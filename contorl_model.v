==> flow/design.v <==
module contorl_model             
 (
 		input       CLK,                   				
 		input       RSTn,
		input       [7:0]Ps2DataIn,
		input       Done,
 		output      [9:0]X1, 	
		output      [9:0]X2,	
 		output      [9:0]Y1, 	
		output      [9:0]Y2,		
		output      [3:0]Num1,
		output      [3:0]Num2,
		output      Contorl
 );
reg [9:0]rX1;
reg [9:0]rX2;
reg [9:0]rY1;
reg [9:0]rY2;
reg [3:0]rNum1;
reg [3:0]rNum2;
 reg Flag;
 reg GoFlag;
 reg rContorl;
 reg LastDone;
	always @ ( posedge CLK )  
 begin
	if(RSTn==0) begin
		rX1 <= 'd74; 
		rX2 <= 'd230;
		rY1 <= 'd110;
		rY2 <= 'd110;
		rNum1 <= 'd0;
		rNum2 <= 'd0;
		rContorl <= 'd0;
		Flag <= 'd0;
		GoFlag <= 'd1;
	end
	else begin
		if((rX1+16>=260)&&(rContorl==0)) begin
			rX1 <= 'd74;
			rY1 <= 'd110;
			rX2 <= 'd230;
			rY2 <= 'd110;
			rNum1 <= rNum1 + 'd1;
			rContorl <= ~rContorl;
		end
		if((rX2<=60)&&(rContorl==1)) begin
			rX1 <= 'd74;
			rY1 <= 'd110;
			rX2 <= 'd230;
			rY2 <= 'd110;
			rNum2 <= rNum2 + 'd1;
			rContorl <= ~rContorl;
		end
		if( (rX1==rX2)&&(rY1==rY2)&&(Flag==0) ) begin				
						rContorl <= ~rContorl;
						Flag <= 'd1;
						rX1 <= 'd74;
						rY1 <= 'd110;
						rX2 <= 'd230;
						rY2 <= 'd110;
		end
		if((rX1!=rX2)||(rY1!=rY2)) begin
				Flag <= 'd0;
		end
		if(  ( ((rY1<50-16)||(rY1>190-16-5-8))&&(rContorl==0) ) || ( ((rY2<50-16)||(rY2>190-16-5-8))&&(rContorl==1) )  ) begin
						rX1 <= 'd74;
						rY1 <= 'd110;
						rX2 <= 'd230;
						rY2 <= 'd110;					
						rContorl <= ~rContorl;				
		end
		LastDone <= Done;
		if((Done==1)&&(LastDone==0)) begin
				case(Ps2DataIn)
					'h23: begin if((rX1<300)&&(GoFlag)) rX1<=rX1+2; end     		 
					'h1c:	begin if((rX1>0)&&(GoFlag)) 	rX1<=rX1-2; end			 
					'h1d: begin if((rY1>0)&&(GoFlag)) 	rY1<=rY1-2; end     		 
					'h1b:	begin if((rY1<300)&&(GoFlag)) rY1<=rY1+2; end			 
					'h4b:	begin if((rX2<300)&&(GoFlag)) rX2<=rX2+2; end			 
					'h3b:	begin if((rX2>0)&&(GoFlag)) 	rX2<=rX2-2; end			 
					'h43: begin if((rY2>0)&&(GoFlag)) 	rY2<=rY2-2; end     		 
					'h42:	begin if((rY2<300)&&(GoFlag)) rY2<=rY2+2; end			 
					'h32:	begin GoFlag<=~GoFlag; end                             
					'h3a:	begin                                                  
									rX1 <= 'd74; 
									rX2 <= 'd230;
									rY1 <= 'd110;
									rY2 <= 'd110;
									rNum1 <= 'd0;
									rNum2 <= 'd0;
									rContorl <= 'd0;
									Flag <= 'd0;
									GoFlag <= 'd1;
							end
				endcase
		end
	end
 end
assign X1 = rX1; 
assign X2 = rX2; 
assign Y1 = rY1; 
assign Y2 = rY2;  
assign Num1 = rNum1;
assign Num2 = rNum2;
assign Contorl = rContorl;
endmodule 
==> Reports on contorl_model <==
The steps from the RTL of contorl_model to its reports follow in flow order.
Lines are those of the file above, counted from 1.
Operators: Yosys type, input widths -> output width; for muxes data width and select width s.
Cell names lack the library's common part.
{ "setup": {"top": "contorl_model", "clk_port": "CLK", "library": "sky130hd", "lib_corner": "tt_025C_1v80"} }

==> Word level <==
Counts by Yosys on the flattened word-level netlist (proc, flatten, opt, wreduce; memories kept). Register bits leave out memories and registers merged into their read ports (data or address). Print and check cells are left out. Cells with the same type and inputs are merged into one.
{ "bits": {"register_bits": 52, "inputBits": 11, "out_inout_bits": 49, "elab_cells": 123} }
{ "op_classes": {"add_sub_neg": 11, "n_cmp": 14, "eq_ne": 14, "muxes": 49, "n_logic": 4, "reduce_and_logical": 21} }
{ "op_table": {"columns": ["op", "n"], "rows": [
  ["$mux 10", 28],
  ["$pmux 10 s3", 4],
  ["$gt 10x1->1 const B", 4],
  ["$add 10x2->10 const B", 4],
  ["$sub 10x2->10 const B", 4],
  ["$lt 10x9->1 const B", 4],
  ["$eq 8x6->1 const B", 4],
  ["$eq 8x5->1 const B", 3],
  ["$eq 8x7->1 const B", 3],
  ["$mux 4", 6],
  ["$eq 10x10->1", 2],
  ["$ne 10x10->1", 2],
  ["$lt 10x6->1 const B", 2],
  ["$gt 10x8->1 const B", 2],
  ["$logic_and 1x1->1", 15],
  ["$add 10x5->11 const B", 1],
  ["$ge 11x9->1 const B", 1],
  ["$le 10x6->1 const B", 1],
  ["$mux 1", 10],
  ["$add 4x1->4 const B", 2],
  ["$logic_or 1x1->1", 4],
  ["$not 1->1", 4],
  ["$reduce_and 2->1", 1],
  ["$reduce_bool 2->1", 1],
  ["$pmux 1 s2", 1]
]} }

==> Depth <==
Yosys ltp: most cells in a row. Word level: on the elaborated netlist, between registers, memories and ports. Mapped: between sequential cells and ports; inverters and the memories' decode and read muxes count.
{ "depth": {"depth_word": 10, "abc_area": 0, "depth_mapped": 9, "ltp_nobuf": 8} }

==> Netlist <==
Yosys stat after the flow's synthesis: flattened, memories mapped to cells. It holds for the ABC_AREA given above (unset counts as 0); a run with the other value may have another netlist.
{ "types": {"columns": ["cell_type", "n", "area_total_um2"], "rows": [
  ["dfxtp_1", 51, 1.02E+03],
  ["xnor2_1", 31, 271.51],
  ["nand2_1", 48, 180.173],
  ["nor2_1", 47, 176.419],
  ["a21oi_1", 34, 170.163],
  ["ha_1", 13, 162.656],
  ["nand3_1", 29, 145.139],
  ["o21ai_0", 29, 145.139],
  ["nor3_1", 25, 125.12],
  ["clkbuf_1", 29, 108.854],
  ["inv_1", 22, 82.579],
  ["or3_1", 13, 81.328],
  ["a221o_1", 7, 70.067],
  ["mux2i_1", 7, 70.067],
  ["xor2_1", 8, 70.067],
  ["nand4_1", 11, 68.816],
  ["a221oi_1", 7, 61.309],
  ["nor4b_1", 7, 61.309]
]} }
Other cell types: 69; their cells: 187.
{ "mapped": {"cell_count": 605, "yosys_area_um2": 4615.7, "seqArea_um2": 1051.0, "ffs": 52, "n_buf": 43} }

==> Worst setup path after synthesis <==
Path of least setup slack by OpenSTA after synthesis, without wires, with an ideal clock, recovery checks aside; 20% of the period is set as input and as output delay. Where synthesis merged equal registers, the netlist keeps one of their names.
{ "synth_path": {"kind": "input-to-reg", "start": "input Ps2DataIn[7]", "end": "register rX1[5]", "tclk_ps": 3890, "input_delay_ps": 778, "setup_ps": 122, "t_first_pin_ps": 778, "arrival_time_ps": 2486, "t_required_ps": 3768, "setup_slack_ps": 1282, "path_delay_ps": 1830, "stages": 6, "n_path_buf": 0, "synth_period_reached_ps": 2608} }
"path_delay_ps" is the arrival time less input delay plus setup time.
"stages": output pins that drive a net of the path, with the launching flip-flop's if there is one; two outputs of one cell count as two.
"synth_period_reached_ps" = period - worst setup slack (recovery checks aside). The figure is calculated, with input and output delays left at 20% of the set period.
Between the ends stands the longest chain of elaborated cells between them, by number of cells; it is not shown to be the way that was timed. Of several equally long chains one is given.
A line is the first line of the expression or statement that the cell stems from. Yosys adds cells for indexed reads and writes and turns some case tables into memories.
At most two assigning lines are given for a register; there are more.
{ "synth_via": {"path_cell_list": "or4b_1 nor4_4 o31ai_1 a221o_1 nand3_1 a21oi_1", "elab_chain_cells": 3, "cells_between": 5, "lines_between": 2, "classes_between": "eq/ne (3); mux (2)"} }
{ "synth_rtl": {"columns": ["element", "line", "text"], "rows": [
  ["start, declared", 5, "input [7:0]Ps2DataIn,"],
  ["$eq 8x6->1", 75, "case(Ps2DataIn)"],
  ["$pmux 10 s3", 75, null],
  ["$mux 10", 74, "if((Done==1)&&(LastDone==0)) begin"],
  ["end, assigned", 76, "'h23: begin if((rX1<300)&&(GoFlag)) rX1<=rX1+2; end"],
  ["end, assigned", 77, "'h1c: begin if((rX1>0)&&(GoFlag)) rX1<=rX1-2; end"],
  ["end, declared", 15, "reg [9:0]rX1;"]
]} }

Add stored flow runs of contorl_model

Below are 2 stored runs of the flow (Yosys, OpenROAD; platform sky130hd) on contorl_model, each with its settings, unordered. Constraints: input delay and output delay 20% of the set period each, output load 0.01 pF.
[
  {
    "run": "run 1",
    "settings": { "period_ns": 1.47, "CORE_UTILIZATION": 51, "SETUP_SLACK_MARGIN": 0.38, "PLACE_DENSITY_LB_ADDON": 0.21, "HOLD_SLACK_MARGIN": -0.0, "ABC_AREA": 0, "GPL_ROUTABILITY_DRIVEN": 1, "CTS_CLUSTER_SIZE": 87, "CAP_MARGIN": 25, "MIN_ROUTING_LAYER": "met1", "CORE_MARGIN": 2, "SLEW_MARGIN": 20 },
    "outcome": "not finished: routing ended with error DPL-0038"
  },
  {
    "run": "run 2",
    "settings": { "period_ns": 2.1, "CORE_UTILIZATION": 64, "PLACE_DENSITY": 0.92, "CORE_ASPECT_RATIO": 0.89, "CELL_PAD_IN_SITES_GLOBAL_PLACEMENT": 3, "CELL_PAD_IN_SITES_DETAIL_PLACEMENT": 2, "CTS_CLUSTER_DIAMETER": 112, "CAP_MARGIN": 25, "MIN_ROUTING_LAYER": "met1", "CORE_MARGIN": 2, "SLEW_MARGIN": 20 },
    "outcome": "not finished: placement ended with error GPL-0301"
  }
]
